==> flow/design.v <==
module top
(
    input clk,
    output [1:0] led_err,
    output [3:0] led_res,
    input uartRx
);
wire err;
wire new_data;
wire [7:0] data;
reg [7:0] data_reg = "0";
reg new_transmition = 0;
reg [3:0]  out_reg = 0;
uart_rx u(  .clk(clk),
.led(led_err),
.rx_pin(uartRx),
.data(data),
.data_ready(new_data),
.comm_err(err));
always @(posedge clk) begin
    if (new_data == 1) begin
        data_reg <= data;
    end
    if (err == 1)
        out_reg <= 14;
    else if ((data_reg >= "/") && (data_reg <= "9"))  
        out_reg <= (data_reg - "0");
    else
        out_reg <= 15;
end
assign led_res = ~out_reg[3:0];
endmodule
module uart_rx
#(
    parameter DELAY_FRAMES = 2812,  
    parameter BIT_PER_WORD = 7
)
(
    input rx_pin,
    output [1:0] led,
    input clk,
    output [BIT_PER_WORD:0] data,
    output data_ready,
    output comm_err
);
localparam HALF_DELAY_FRAMES = DELAY_FRAMES/2 - 1;
localparam UART_RX_STATE_WAIT       = 0;
localparam UART_RX_STATE_START_BIT  = 1;
localparam UART_RX_STATE_RECEIVE    = 2;
localparam UART_RX_STATE_STOP_BIT   = 3;
localparam UART_RX_STATE_DONE       = 4;
reg [3:0] state = UART_RX_STATE_WAIT;
reg [24:0] rx_counter = 0;
reg [7:0] bit_counter = 0;
reg [BIT_PER_WORD:0] data_reg = 0;
reg data_ready_reg = 0;
reg [1:0] ledReg = 0;
reg [23:0] clockCounter = 0;
reg err_reg = 0;
always @(posedge clk) begin
    case (state)
        UART_RX_STATE_WAIT: begin
            if (rx_pin == 0) begin
                state <= UART_RX_STATE_START_BIT;
                rx_counter <= 0;
                bit_counter <= 0;
                ledReg <= 1;
            end
            else
                ledReg <= 0;
        end
        UART_RX_STATE_START_BIT: begin
            if ((rx_counter + 1) >= HALF_DELAY_FRAMES) begin
                if (rx_pin == 0) begin
                    state <= UART_RX_STATE_RECEIVE;
                    ledReg <= 2;
                end
                else begin
                    err_reg <= 1;
                    state <= UART_RX_STATE_STOP_BIT;
                    ledReg <= 3;
                end
                rx_counter <= 0;
                data_ready_reg <= 0;
            end else
                rx_counter <= rx_counter + 1;
        end
        UART_RX_STATE_RECEIVE : begin
            if ((rx_counter + 1) == DELAY_FRAMES) begin
                data_reg[bit_counter] = rx_pin;
                if (bit_counter == BIT_PER_WORD) begin
                    state <= UART_RX_STATE_STOP_BIT;
                end else
                    bit_counter <= bit_counter + 1;
                rx_counter <= 0;
            end else
                rx_counter <= rx_counter + 1;
        end
        UART_RX_STATE_STOP_BIT : begin
            if ((rx_counter + 1) == DELAY_FRAMES) begin
                state <= UART_RX_STATE_WAIT;
                if (rx_pin == 1) begin
                    state <= UART_RX_STATE_WAIT;
                    err_reg <= 0;
                    if (err_reg == 0) begin
                        data_ready_reg <= 1;
                    end
                end
                else begin
                    err_reg <= 1;
                    ledReg <= 3;
                end
            end else
                rx_counter <= rx_counter + 1;
        end
    endcase
end
assign led = ledReg;
assign data_ready = data_ready_reg;
assign data = data_reg;
assign comm_err = err_reg;
endmodule
Step by step through the tools: top. Tool output for the design above, in the order of the flow. Line numbers count from 1 in the design file above. Operators carry their Yosys type and port widths (W data, S select, Z words). Library cell names are shortened. The mark n/a stands for no value.

Top module: top. Clock input: clk. Cell library: sky130hd. Corner: tt_025C_1v80.

Elaborated design. Counts by Yosys on the flattened word-level netlist (proc, flatten, opt, wreduce; memories kept). Register bits leave out memories and registers merged into their read ports (data or address). Print and check cells are left out.

Under bitwise gates (word level) stands 5. $mul: 0. For divide/modulo/power cells the number is 0. Under $lt $le $gt $ge stands 3. Eq/ne operators: 16. Under reduce/logical cells stands 14. Under mux-type cells stands 33. Under shift operators stands 2. For add/sub/neg operators the number is 4.

Operators with widths (number): $pmux W25 S4 (1); $mux W25 (4); $ge A32 B11 Y1 const B (1); $eq A32 B12 Y1 const B (1); $add A25 B1 Y26 const B (1); $mux W8 (3); $mux W4 (5); $pmux W8 S2 (1); $pmux W4 S4 (1); $ne A2 B2 Y1 const B (7); $reduce_and A4 Y1 (3); $mux W1 (12); $shift A1 B9 Y8 (1); $shift A1 B9 Y8 const A (1); $neg A8 Y9 (1); $ne A2 B1 Y1 const B (4); $eq A4 B2 Y1 const B (2); $add A8 B1 Y8 const B (1); $eq A8 B3 Y1 const B (1); $ge A8 B6 Y1 const B (1); $le A8 B6 Y1 const B (1); $and A8 B8 Y8 (1); $or A8 B8 Y8 (1); $not A8 Y8 (1); $reduce_and A6 Y1 (1); $pmux W2 S3 (1); $mux W2 (3); $reduce_and A5 Y1 (1).

Not listed: further kinds 13, cells in them 15.

Register bits: 61. Under bits in writable memories stands 0. The figure for clocked read ports x word width is 0. Cells after elaboration: 87. The figure for memory cells is 0. The entry for input bits reads 2. Bits in latches: 0. Under ROM bits stands 0.

Logic depth. Longest topological path by Yosys (ltp), each cell counted once; first at word level (registers and memories cut), then after technology mapping (sequential cells cut; the memories' decode and read muxes count).

The entry for depth in word-level cells reads 5. For ABC_AREA the number is 0. Depth in mapped cells: 11.

Netlist. The flow's flattened synthesis, as Yosys stat reports it; memories are mapped. The netlist is that of the ABC_AREA named above (0 if unset); the other value can give another one.

For flip-flop cells the number is 59. The entry for buffers reads 22. Under mapped cells stands 365. The figure for mapped area is 0.0037886 mm^2.

Cell types: edfxtp_1 (number 55, total area 1.65E+03 um^2); nor3_2 (number 21, total area 210.202 um^2); xnor2_1 (number 22, total area 192.685 um^2); xor2_1 (number 15, total area 131.376 um^2); nor2_1 (number 34, total area 127.622 um^2); nand3_1 (number 23, total area 115.11 um^2); nor3_1 (number 22, total area 110.106 um^2); ha_1 (number 8, total area 100.096 um^2); mux2_2 (number 8, total area 90.086 um^2); dfxtp_1 (number 4, total area 80.077 um^2); nand2_1 (number 18, total area 67.565 um^2); inv_1 (number 14, total area 52.55 um^2); and3_1 (number 8, total area 50.048 um^2); or3_1 (number 8, total area 50.048 um^2); o21ai_0 (number 9, total area 45.043 um^2); nand4_1 (number 7, total area 43.792 um^2); and2_1 (number 6, total area 37.536 um^2); buf_4 (number 5, total area 37.536 um^2).

Not listed: further types 41, cells in them 78. By module: a second synthesis without flattening, with its own total; a netlist apart from the flattened one above.

Under cell total of the unflattened synthesis stands 347. Under area total of the unflattened synthesis stands 0.003641 mm^2.

Each row is one instance without its submodules.

Modules: uart_rx (instances 1, cells 322, area 0.0032444 mm^2); top (instances 1, cells 25, area 0.0003966 mm^2).

Path before layout. OpenSTA on the mapped netlist: ideal clock, no wires. The path of least setup slack (recovery checks aside). Input and output delay are each 20% of the period. Register names are those of the netlist, which keeps one name where synthesis merged equal registers.

Path kind: register -> register. Start point: register u.rx_counter[0]. End point: register u.rx_counter[0]. Under slack stands 0.576 ns. The entry for path delay reads 4.235 ns. For stages the number is 10. Under path buffers stands 1. The entry for data required time reads 4.364 ns. The figure for clock period is 4.81 ns. The figure for arrival time is 3.789 ns. The entry for period reached after synthesis reads 4.234 ns.

"path delay" = arrival - input delay + setup time. "stages": output pins that drive a net of the path, with the launching flip-flop's if there is one; two outputs of one cell count as two. "period reached after synthesis" is the clock period less the worst setup slack; recovery checks do not enter. This is arithmetic on one report: input and output delays are still those of the set period (20% each). The rows between start and end are the longest chain of elaborated cells between them; the timing report does not say that the signal goes this way. Where chains are equally long, one stands for them. A line is the first line of the expression or statement that the cell stems from. Yosys adds cells for indexed reads and writes and turns some case tables into memories. At most two assigning lines are given for a register; there are more. Only ways into the end's enable, where the timed path ends, are counted here.

Cells stage by stage: edfxtp_1 > ha_1 > buf_2 > nand4_2 > nor4_1 > and4_1 > nor3_1 > nor2_1 > nor4_4 > a211oi_1. The figure for cells in the longest elaborated chain is 4. The entry for elaborated cells on any way between the ends reads 4.

Ends and longest elaborated chain, after synthesis: start, declared (RTL line 53) `reg [24:0] rx_counter = 0;`; start, assigned (RTL line 86) `rx_counter <= rx_counter + 1;`; start, assigned (RTL line 97) `rx_counter <= rx_counter + 1;`; $add A25 B1 Y26 (RTL line 89) `if ((rx_counter + 1) == DELAY_FRAMES) begin`; $eq A32 B12 Y1 (RTL line 89); $ne A2 B2 Y1; $reduce_and A3 Y1; end, assigned (RTL line 86); end, assigned (RTL line 97); end, declared (RTL line 53).

Worst path after layout. From the final timing report of entry A: the path of least setup slack in the routed layout; clock arrival at registers is part of the times.

Path kind: register -> register. Start point: register u.rx_counter[0]. End point: register u.data_reg[5]. The figure for clock period is 6.66 ns. For stages the number is 10. Under slack stands 3.04 ns. The figure for arrival time is 3.60 ns. Under path buffers stands 1. The entry for data required time reads 6.64 ns.

The rows between start and end are the longest chain of elaborated cells between them; the timing report does not say that the signal goes this way. Where chains are equally long, one stands for them. At most two assigning lines are given for a register; there are more.

Cells stage by stage: edfxtp_1 > ha_1 > buf_2 > nand4_2 > nor2_1 > xnor2_1 > nand4_1 > or4b_4 > or4_1 > nor2_1. The figure for cells in the longest elaborated chain is 3. The entry for elaborated cells on any way between the ends reads 3.

Ends and longest elaborated chain, post-layout: start, declared (RTL line 53) `reg [24:0] rx_counter = 0;`; start, assigned (RTL line 86) `rx_counter <= rx_counter + 1;`; start, assigned (RTL line 97) `rx_counter <= rx_counter + 1;`; $add A25 B1 Y26 (RTL line 89) `if ((rx_counter + 1) == DELAY_FRAMES) begin`; $eq A32 B12 Y1 (RTL line 89); $reduce_and A2 Y1; end, assigned (RTL line 90) `data_reg[bit_counter] = rx_pin;`; end, declared (RTL line 55) `reg [BIT_PER_WORD:0] data_reg = 0;`.

Stored flow runs of top (2 of them; Yosys, OpenROAD, sky130hd). They differ in their settings and are not a sequence. Constraints: input delay and output delay 20% of the set period each, output load 0.01 pF. "achieved period" is the run's clock period less its worst setup slack. It is reckoned from that one timing run; input and output delays stay at 20% of the period that was set. "allowed time less slack (worst setup path)" = time allowed to the worst setup path (clock period - input delay - output delay, where it has them) - its slack; a late launch clock adds to it, a late capture clock takes from it. By "power consumption" is meant OpenSTA's value without simulated activity: inputs other than the clock are taken to toggle once in ten clock periods, and the tool carries that through the logic.

Files of entry A:
==> flow/run.sh <==
#!/bin/bash
# the make line also repeats the synthesis and layout settings of config.mk as NAME=value (left out here)
make -C /OpenROAD-flow-scripts/flow DESIGN_CONFIG=/design/flow/config.mk WORK_HOME=/design/flow/orfs CLKGATE_MAP_FILE= finish
==> flow/config.mk <==
export PLATFORM = sky130hd
export DESIGN_NAME = top
export DESIGN_NICKNAME = top
export VERILOG_FILES = /design/flow/design.v
export SDC_FILE = /design/flow/constraint.sdc
export NUM_CORES = 4
export LEC_CHECK = 0
export CAP_MARGIN = 30
export CELL_PAD_IN_SITES_GLOBAL_PLACEMENT = 0
export CORE_MARGIN = 3
export CORE_UTILIZATION = 40
export CTS_CLUSTER_SIZE = 69
export GPL_TIMING_DRIVEN = 0
export PLACE_DENSITY_LB_ADDON = 0.0
export SETUP_SLACK_MARGIN = -0.08
export SLEW_MARGIN = 20
export TNS_END_PERCENT = 25
==> flow/constraint.sdc <==
create_clock -name core_clock -period 6.66 [get_ports {clk}]
set_input_delay 1.3320 -clock core_clock [delete_from_list [all_inputs] [get_ports {clk}]]
set_output_delay 1.3320 -clock core_clock [all_outputs]
set_load 0.01 [all_outputs]

Results of entry A. For the netlist area reported by Yosys the run shows 0.0037886 mm^2. The die footprint comes to 0.010675 mm^2. The standard-cell area of the final layout stands at 0.0042829 mm^2. The utilization of the finished layout is 47.7%. The worst slack on setup checks reads 3.038 ns. The measured total negative slack is 0.000 ns. The worst hold slack reads 0.450 ns. The power consumption is 0.002071 W. For the achieved period the run shows 3.622 ns. The measured allowed time less slack (worst setup path) is 3.62 ns. Class of the worst setup path: register -> register.

Files of entry B:
==> flow/run.sh <==
#!/bin/bash
# the make line also repeats the synthesis and layout settings of config.mk as NAME=value (left out here)
make -C /OpenROAD-flow-scripts/flow DESIGN_CONFIG=/design/flow/config.mk WORK_HOME=/design/flow/orfs CLKGATE_MAP_FILE= finish
==> flow/config.mk <==
export PLATFORM = sky130hd
export DESIGN_NAME = top
export DESIGN_NICKNAME = top
export VERILOG_FILES = /design/flow/design.v
export SDC_FILE = /design/flow/constraint.sdc
export NUM_CORES = 4
export LEC_CHECK = 0
export ABC_AREA = 0
export CAP_MARGIN = 5
export CELL_PAD_IN_SITES_GLOBAL_PLACEMENT = 2
export CORE_MARGIN = 4
export CORE_UTILIZATION = 61
export GPL_ROUTABILITY_DRIVEN = 0
export MAX_ROUTING_LAYER = met5
export MIN_ROUTING_LAYER = met2
export PLACE_DENSITY_LB_ADDON = 0.1
export SETUP_SLACK_MARGIN = 0.53
export SLEW_MARGIN = 20
==> flow/constraint.sdc <==
create_clock -name core_clock -period 7.34 [get_ports {clk}]
set_input_delay 1.4680 -clock core_clock [delete_from_list [all_inputs] [get_ports {clk}]]
set_output_delay 1.4680 -clock core_clock [all_outputs]
set_load 0.01 [all_outputs]

Outcome of entry B: unfinished; error FLW-0024 in placement.
