==> flow/design.v <==
module circular_buffer
#(
    parameter BUFFER_SIZE = 16,
    parameter BIT_PER_WORD = 7   
)
(
	input clk,
	input enableIn,
	input enableOut,
	input [BIT_PER_WORD: 0] dataIn,
	output [BIT_PER_WORD: 0] dataOut,
	output full,
	output empty
);
	integer i;
	reg [BIT_PER_WORD:0] bufferMemory [BUFFER_SIZE-1:0];
	initial begin
		for (i = 0; i < BUFFER_SIZE; i = i + 1) begin
			bufferMemory[i] = 0;
		end
	end
	reg [7:0]writeCnt = 0;
	reg [7:0]readCnt = 0;
	reg [BIT_PER_WORD:0]regOut = 0;
	always @(posedge clk) begin
		if ((enableIn == 1) && (full == 0)) begin
			bufferMemory[writeCnt] <= dataIn;
			if (writeCnt == (BUFFER_SIZE-1)) begin
				writeCnt <= 0;
			end
			else begin
				writeCnt <= writeCnt + 1;
			end
		end
		if ((enableOut == 1) && (empty == 0)) begin
			regOut <= bufferMemory[readCnt];
			if (readCnt == (BUFFER_SIZE-1)) begin
				readCnt <= 0;
			end
			else begin
				readCnt <= readCnt + 1;
			end
		end
	end
	assign empty = (writeCnt == readCnt);
	assign full = ((readCnt - 1) == writeCnt) || ((readCnt == 0) && (writeCnt == (BUFFER_SIZE - 1)));
	assign dataOut = regOut;
endmodule
module top_tx
#(
    parameter BUFFER_SIZE = 16,
    parameter BIT_PER_WORD = 7,
	parameter DELAY_FRAMES = 2812  
)
(
    input clk,
    output [1:0] led,
    output uartTx,
	input [BIT_PER_WORD:0] dataIn,
	input data_clk,
	output busy,
	output idle,
	output [2:0] state_out
);
localparam STATE_INIT       = 0;
localparam STATE_LOAD       = 1;
localparam STATE_SEND       = 2;
localparam STATE_WAIT       = 3;
localparam STATE_END_CHK    = 4;
wire done;
wire newBuffer;
wire send;
reg new_data = 0;
wire [BIT_PER_WORD:0] data;
reg [2:0] state = STATE_INIT;
reg new_transmition = 0; 
reg old_data_clk = 0;
reg old_done = 0;
reg buffer_write = 0;
reg buffer_read = 0;
wire empty;
reg idle_reg = 1;
uart_tx #(
	.BIT_PER_WORD(BIT_PER_WORD),
	.DELAY_FRAMES(DELAY_FRAMES)
)
u(  .clk(clk),
.led(led),
.tx_pin(uartTx),
.data(data),
.data_ready(new_data),
.sampled(done));
circular_buffer #(
	.BIT_PER_WORD(BIT_PER_WORD),
	.BUFFER_SIZE(BUFFER_SIZE)
)
buffer(.clk(clk),
.enableIn(buffer_write),
.enableOut(buffer_read),
.dataIn(dataIn),
.dataOut(data),
.full(busy),
.empty(empty)
);
always @(posedge clk) begin
    old_data_clk <= data_clk;
	old_done <= done;
	if ((newBuffer == 1) && (busy == 0)) begin 
		buffer_write <= 1;
	end
	else begin
		buffer_write <= 0;
	end
    case (state)
        STATE_INIT: begin
            if (empty == 0) begin
                state <= STATE_LOAD;
				idle_reg <= 0;
            end
			else begin
				idle_reg <= 1;
			end
        end
		STATE_LOAD: begin
			if (buffer_read == 0) begin
				buffer_read <= 1;
			end
			else begin
				buffer_read <= 0;
				state <= STATE_SEND;
			end
		end
        STATE_SEND: begin
			state <= STATE_WAIT;
			new_data <= 1;
        end
        STATE_WAIT : begin
            if (send == 1 ) begin
                state <= STATE_END_CHK;
                new_data <= 0;
            end
        end
        STATE_END_CHK : begin
            if (empty == 1) begin
                state <= STATE_INIT;
            end else
                state <= STATE_LOAD;       
        end
    endcase
end
assign newBuffer = data_clk && !old_data_clk;
assign send = done && !old_done;
assign state_out = state;
assign idle = idle_reg;
endmodule
module uart_tx
#(
    parameter DELAY_FRAMES = 2812,  
    parameter BIT_PER_WORD = 7 
)
(
    output tx_pin,
    output [2:0] led,
    input clk,
    input [BIT_PER_WORD:0] data,
    input data_ready,
    output sampled
);
localparam DEBOUNCE_DELAY   = 23'b111111111111111111;
localparam UART_TX_STATE_WAIT       = 0;
localparam UART_TX_STATE_INIT       = 1;
localparam UART_TX_STATE_START_BIT  = 2;
localparam UART_TX_STATE_TRANSMIT   = 3;
localparam UART_TX_STATE_STOP_BIT   = 4;
localparam UART_TX_STATE_DONE       = 5;
reg [3:0] state = UART_TX_STATE_WAIT;
reg [24:0] tx_counter = 0;
reg [7:0] bit_counter = 0;
reg [BIT_PER_WORD:0] data_reg = 0;
reg out = 1;
reg new_data = 0;
reg [5:0] ledReg = 1;
reg semple_reg = 0;
reg old_data_ready = 0;
always @(posedge clk) begin
    if (old_data_ready == 0 && data_ready == 1) begin
        new_data <= 1;
    end
    old_data_ready <= data_ready;
    case (state)
        UART_TX_STATE_WAIT: begin
            if (new_data == 1) begin
                state <= UART_TX_STATE_INIT;
            end
        end
        UART_TX_STATE_INIT: begin
            tx_counter <= 0;
            if (new_data == 1) begin
                data_reg <= data;
                state <= UART_TX_STATE_START_BIT;
                ledReg <= 2;
                new_data <= 0;
            end else begin
                ledReg <= 4;
                state <= UART_TX_STATE_DONE;
            end
        end
        UART_TX_STATE_START_BIT : begin
            out <= 0;
            if ((tx_counter + 1) == DELAY_FRAMES) begin
                semple_reg <= 0;
                state <= UART_TX_STATE_TRANSMIT;
                tx_counter <= 0;
                bit_counter <= 0;
            end else begin
                semple_reg <= 1;
                tx_counter <= tx_counter + 1;
            end          
        end
        UART_TX_STATE_TRANSMIT : begin
            out <= data_reg[bit_counter];
            if ((tx_counter + 1) == DELAY_FRAMES) begin
                if (bit_counter == BIT_PER_WORD) begin
                    state <= UART_TX_STATE_STOP_BIT;
                end else
                    bit_counter <= bit_counter + 1;
                tx_counter <= 0;
            end else
                tx_counter <= tx_counter + 1;
        end
        UART_TX_STATE_STOP_BIT : begin
            out <= 1;
            if ((tx_counter + 1) == DELAY_FRAMES) begin
                state <= UART_TX_STATE_INIT;
                tx_counter <= 0;
            end else
                tx_counter <= tx_counter + 1;
        end
        UART_TX_STATE_DONE : begin
            if ((tx_counter + 1) == DEBOUNCE_DELAY) begin
                state <= UART_TX_STATE_WAIT;
                ledReg <= 1;
            end else
                tx_counter <= tx_counter + 1;
        end
    endcase
end
assign tx_pin = out;
assign led = ledReg;
assign sampled = semple_reg;
endmodule
======== Step by step through the tools: top_tx ========
The steps from the RTL of top_tx to its reports follow in flow order.
Lines are those of the file above, counted from 1.
Cell names lack the library's common part.
The mark - stands for no value.
set-up
  top ..................................... top_tx
  clock input ............................. clk
  cell library ............................ sky130hd
  library corner .......................... tt_025C_1v80

======== After elaboration ========
Source: Yosys, flattened and elaborated, memories not mapped. Widths are those after wreduce. Registers that Yosys merges into a memory's read port (data or address) are not register bits. Print and check cells do not count.
Memory sizes are those after Yosys's memory passes, which may raise the word count (mostly to a power of two), join words into wider ones and drop unused or constant bits.
operators by class
  shifts and indexed selects .............. 1
  equal/unequal tests ..................... 27
  multiplexer cells ....................... 36
  bitwise gates (word level) .............. 3
  add/subtract/negate cells ............... 5
  reduce/logical cells .................... 28
operator list
  operator                                                                  number
  25-bit parallel mux with 3-bit select                                     1
  25-bit two-way mux                                                        2
  32-bit by 12-bit equality test with 1-bit output (second input constant)  1
  32-bit by 18-bit equality test with 1-bit output (second input constant)  1
  32-bit by 8-bit equality test with 1-bit output                           1
  8-bit two-way mux                                                         4
  4-bit two-way mux                                                         7
  25-bit by 1-bit adder with 26-bit output (second input constant)          1
  8-bit by 1-bit adder with 8-bit output (second input constant)            3
  4-bit parallel mux with 6-bit select                                      1
  8-bit by 4-bit equality test with 1-bit output (second input constant)    2
  8-bit parallel mux with 2-bit select                                      1
  3-bit parallel mux with 5-bit select                                      1
  2-bit by 1-bit != test with 1-bit output (second input constant)          6
  3-bit two-way mux                                                         4
  2-bit != test (second input constant)                                     5
  5-bit nonzero test                                                        2
  1-bit two-way mux                                                         10
  8-bit by 1-bit subtractor with 9-bit output (second input constant)       1
  2-bit AND reduction                                                       4
  4-bit by 2-bit equality test with 1-bit output (second input constant)    2
  4-bit by 3-bit equality test with 1-bit output (second input constant)    2
  4-bit AND reduction                                                       2
  8-bit by 3-bit equality test with 1-bit output (second input constant)    1
  8-bit equality test                                                       1
  8-bit by 8-bit indexed select with 1-bit output                           1
  8-bit zero test                                                           1
  1-bit logical AND                                                         7
Not listed: further kinds 18, cells in them 25.
word-level totals
  bits in registers ....................... 76
  elaborated cells ........................ 119
  RAM bits ................................ 128
  memories ................................ 1
  output and inout port bits .............. 8
  input port bits ......................... 10
  clocked read ports x word width ......... 8
memory list
  name                 words  bits a word  read ports  wr ports  RTL line  text
  buffer.bufferMemory  16     8            1           1         16        reg [BIT_PER_WORD:0] bufferMemory [BUFFER_SIZE-1:0];

======== Longest topological paths ========
Longest topological path by Yosys (ltp), each cell counted once; first at word level (registers and memories cut), then after technology mapping (sequential cells cut; the memories' decode and read muxes count).
logic depth
  depth after elaboration ................. 6
  ABC_AREA ................................ 1
  gate-level depth with buffers ........... 16
  depth with buffers taken out ............ 15

======== After synthesis ========
The flow's flattened synthesis, as Yosys stat reports it; memories are mapped. The netlist is that of the ABC_AREA named above (0 if unset); the other value can give another one.
mapped netlist
  flip-flop cells ......................... 211
  sequential area ......................... 6286.0 um^2
  chip area (Yosys) ....................... 9696.8 um^2
  buffer cells ............................ 27
  cells in the netlist .................... 923
cells by type
  cell type  number  total area (um^2)
  edfxtp_1   206     6.19E+03
  nor2_1     175     656.88
  nand2_1    153     574.301
  o21ai_0    75      375.36
  inv_1      91      341.578
  nand3_1    38      190.182
  xor2_1     16      140.134
  o22ai_1    21      131.376
  o221ai_1   13      113.859
  ha_1       9       112.608
  dfxtp_1    5       100.096
  clkbuf_1   25      93.84
  nand4_1    12      75.072
  nor2_4     6       67.565
  nor3_1     12      60.058
  nor2_2     9       56.304
  a21oi_1    10      50.048
  o211ai_1   6       45.043
Not listed: further types 20, cells in them 41.

======== Worst setup path after synthesis ========
OpenSTA on the mapped netlist: ideal clock, no wires. The path of least setup slack (recovery checks aside). Input and output delay are each 20% of the period. Register names are those of the netlist, which keeps one name where synthesis merged equal registers.
timing after synthesis
  path type ............................... register to register
  start point ............................. register buffer.readCnt[0]
  end point ............................... memory buffer.bufferMemory[0][0]
  buffers on the path ..................... 3
  path slack .............................. 1.561 ns
  stages .................................. 17
  arrival ................................. 3.379 ns
  delay of the path ....................... 3.749 ns
  required time ........................... 4.940 ns
  setup time .............................. 0.370 ns
  clock period ............................ 5.31 ns
  time at the first pin ................... 0.000 ns
  synthesis period reached ................ 3.749 ns
"delay of the path" = arrival - input delay + setup time.
"stages" counts driving pins, that of a launching flip-flop among them; a cell with two outputs on the path counts twice.
"synthesis period reached" = period - worst setup slack (recovery checks aside). The figure is calculated, with input and output delays left at 20% of the set period.
The rows between start and end are the longest chain of elaborated cells between them; the timing report does not say that the signal goes this way. Where chains are equally long, one stands for them.
A line is the first line of the expression or statement that the cell stems from. Yosys adds cells for indexed reads and writes and turns some case tables into memories.
The path ends at the enable pin of a flip-flop; only ways to that pin are counted.
between the ends, after synthesis
  cells stage by stage .................... edfxtp_1 > clkbuf_1 > inv_1 > clkbuf_1 > clkbuf_1 > ha_1 > inv_1 > nor3_1 > nand2_1 > xor2_1 > nand2_1 > inv_1 > nand3_1 > o21ai_1 > nor2_1 > nand2_1 > nor2_1
  length of the longest elaborated chain .. 6
  elaborated cells on any way between the ends .. 9
  classes of those cells .................. 1 x add/sub; 1 x eq/ne; 2 x mux; 1 x logic; 4 x reduce/logical
RTL lines, path after synthesis
  what                                             RTL line  text
  from (decl)                                      23        reg [7:0]readCnt = 0;
  from (assign)                                    38        readCnt <= 0;
  from (assign)                                    41        readCnt <= readCnt + 1;
  8-bit by 1-bit subtractor with 9-bit output      46        assign full = ((readCnt - 1) == writeCnt) || ((readCnt == 0) && (writeCnt == (BUFFER_SIZE - 1)));
  32-bit by 8-bit equality test with 1-bit output  46
  1-bit logical OR                                 46
  1-bit NOT                                        26        if ((enableIn == 1) && (full == 0)) begin
  1-bit logical AND                                26
  4-bit two-way mux                                26
  to (decl)                                        16        reg [BIT_PER_WORD:0] bufferMemory [BUFFER_SIZE-1:0];
Some nets on the timed path still bear RTL names; the line given drives or declares the net.
nets with RTL names, path after synthesis
  net   RTL line
  busy  46

======== Timing after layout ========
From the final timing report of entry A: the path of least setup slack in the routed layout; clock arrival at registers is part of the times.
timing post-layout
  path type ............................... register to output
  start point ............................. register buffer.readCnt[0]
  end point ............................... output busy
  path slack .............................. -0.15 ns
  clock period ............................ 3.1 ns
  required time ........................... 2.48 ns
  external output delay ................... 0.62 ns
  arrival ................................. 2.63 ns
  time at the first pin ................... 0.57 ns
  stages .................................. 14
  buffers on the path ..................... 3
The rows between start and end are the longest chain of elaborated cells between them; the timing report does not say that the signal goes this way. Where chains are equally long, one stands for them.
between the ends, post-layout
  cells stage by stage .................... edfxtp_1 > buf_4 > buf_8 > clkinv_8 > ha_2 > inv_2 > nor3_4 > nand2_1 > xor2_1 > nand2_1 > inv_1 > nand3_2 > o21ai_4 > buf_6
  length of the longest elaborated chain .. 3
  elaborated cells on any way between the ends .. 5
  source lines of those cells ............. 1
  classes of those cells .................. 1 x add/sub; 1 x eq/ne; 3 x reduce/logical
RTL lines, path post-layout
  what                                             RTL line  text
  from (decl)                                      23        reg [7:0]readCnt = 0;
  from (assign)                                    38        readCnt <= 0;
  from (assign)                                    41        readCnt <= readCnt + 1;
  8-bit by 1-bit subtractor with 9-bit output      46        assign full = ((readCnt - 1) == writeCnt) || ((readCnt == 0) && (writeCnt == (BUFFER_SIZE - 1)));
  32-bit by 8-bit equality test with 1-bit output  46
  1-bit logical OR                                 46
  to (decl)                                        61        output busy,

Ticket comment

Settings and measured results of 2 stored flow runs for module top_tx (sky130hd), not sorted in any way. The constraints put input and output delay at 20% of the set period each and load the outputs with 0.01 pF.
"achieved clock period (ns)" is the run's clock period less its worst setup slack. It is reckoned from that one timing run; input and output delays stay at 20% of the period that was set.
"worst setup path time (ns)": the worst setup path's part of the clock period (all of it between registers, 20% less for each end at a port) less its slack. A launch clock that arrives late makes it longer, a capture clock that arrives late makes it shorter.
"finish__power__total" rests on the timing tool's default activity at the inputs, not on a simulated workload.

Flow files of entry A
==> flow/run.sh <==
#!/bin/bash
# the make line also repeats the synthesis and layout settings of config.mk as NAME=value (left out here)
make -C /OpenROAD-flow-scripts/flow DESIGN_CONFIG=/design/flow/config.mk WORK_HOME=/design/flow/orfs CLKGATE_MAP_FILE= finish
==> flow/config.mk <==
export PLATFORM = sky130hd
export DESIGN_NAME = top_tx
export DESIGN_NICKNAME = top_tx
export VERILOG_FILES = /design/flow/design.v
export SDC_FILE = /design/flow/constraint.sdc
export NUM_CORES = 4
export LEC_CHECK = 0
export ABC_AREA = 1
export CAP_MARGIN = 15
export CELL_PAD_IN_SITES_DETAIL_PLACEMENT = 0
export CELL_PAD_IN_SITES_GLOBAL_PLACEMENT = 0
export CORE_ASPECT_RATIO = 0.58
export CORE_MARGIN = 9
export CORE_UTILIZATION = 70
export CTS_CLUSTER_DIAMETER = 347
export CTS_CLUSTER_SIZE = 91
export GPL_ROUTABILITY_DRIVEN = 1
export GPL_TIMING_DRIVEN = 0
export MIN_ROUTING_LAYER = met1
export PLACE_DENSITY = 0.37
export SETUP_SLACK_MARGIN = -0.19
export SLEW_MARGIN = 20
==> flow/constraint.sdc <==
create_clock -name core_clock -period 3.1 [get_ports {clk}]
set_input_delay 0.6200 -clock core_clock [delete_from_list [all_inputs] [get_ports {clk}]]
set_output_delay 0.6200 -clock core_clock [all_outputs]
set_load 0.01 [all_outputs]

report of entry A
yosys chip area after synthesis (um^2): 9696.8
finish__design__die__area: 18571.9
finish__design__instance__area__stdcell: 10700.3
finish__design__instance__utilization: 0.7978
finish__timing__setup__ws: -0.154
finish__timing__setup__tns: -3.608
finish__timing__hold__ws: 0.425
finish__power__total: 6.842e-03
achieved clock period (ns): 3.254
worst setup path time (ns): 2.63
worst setup path kind: register to output

Flow files of entry B
==> flow/run.sh <==
#!/bin/bash
# the make line also repeats the synthesis and layout settings of config.mk as NAME=value (left out here)
make -C /OpenROAD-flow-scripts/flow DESIGN_CONFIG=/design/flow/config.mk WORK_HOME=/design/flow/orfs CLKGATE_MAP_FILE= finish
==> flow/config.mk <==
export PLATFORM = sky130hd
export DESIGN_NAME = top_tx
export DESIGN_NICKNAME = top_tx
export VERILOG_FILES = /design/flow/design.v
export SDC_FILE = /design/flow/constraint.sdc
export NUM_CORES = 4
export LEC_CHECK = 0
export CAP_MARGIN = 20
export CORE_MARGIN = 2
export CORE_UTILIZATION = 40
export SLEW_MARGIN = 20
==> flow/constraint.sdc <==
create_clock -name core_clock -period 6.76 [get_ports {clk}]
set_input_delay 1.3520 -clock core_clock [delete_from_list [all_inputs] [get_ports {clk}]]
set_output_delay 1.3520 -clock core_clock [all_outputs]
set_load 0.01 [all_outputs]

report of entry B
yosys chip area after synthesis (um^2): 9449.1
finish__design__die__area: 24867.7
finish__design__instance__area__stdcell: 10702.8
finish__design__instance__utilization: 0.4587
finish__timing__setup__ws: 1.787
finish__timing__setup__tns: 0.000
finish__timing__hold__ws: 0.387
finish__power__total: 3.564e-03
achieved clock period (ns): 4.973
worst setup path time (ns): 3.62
worst setup path kind: register to output
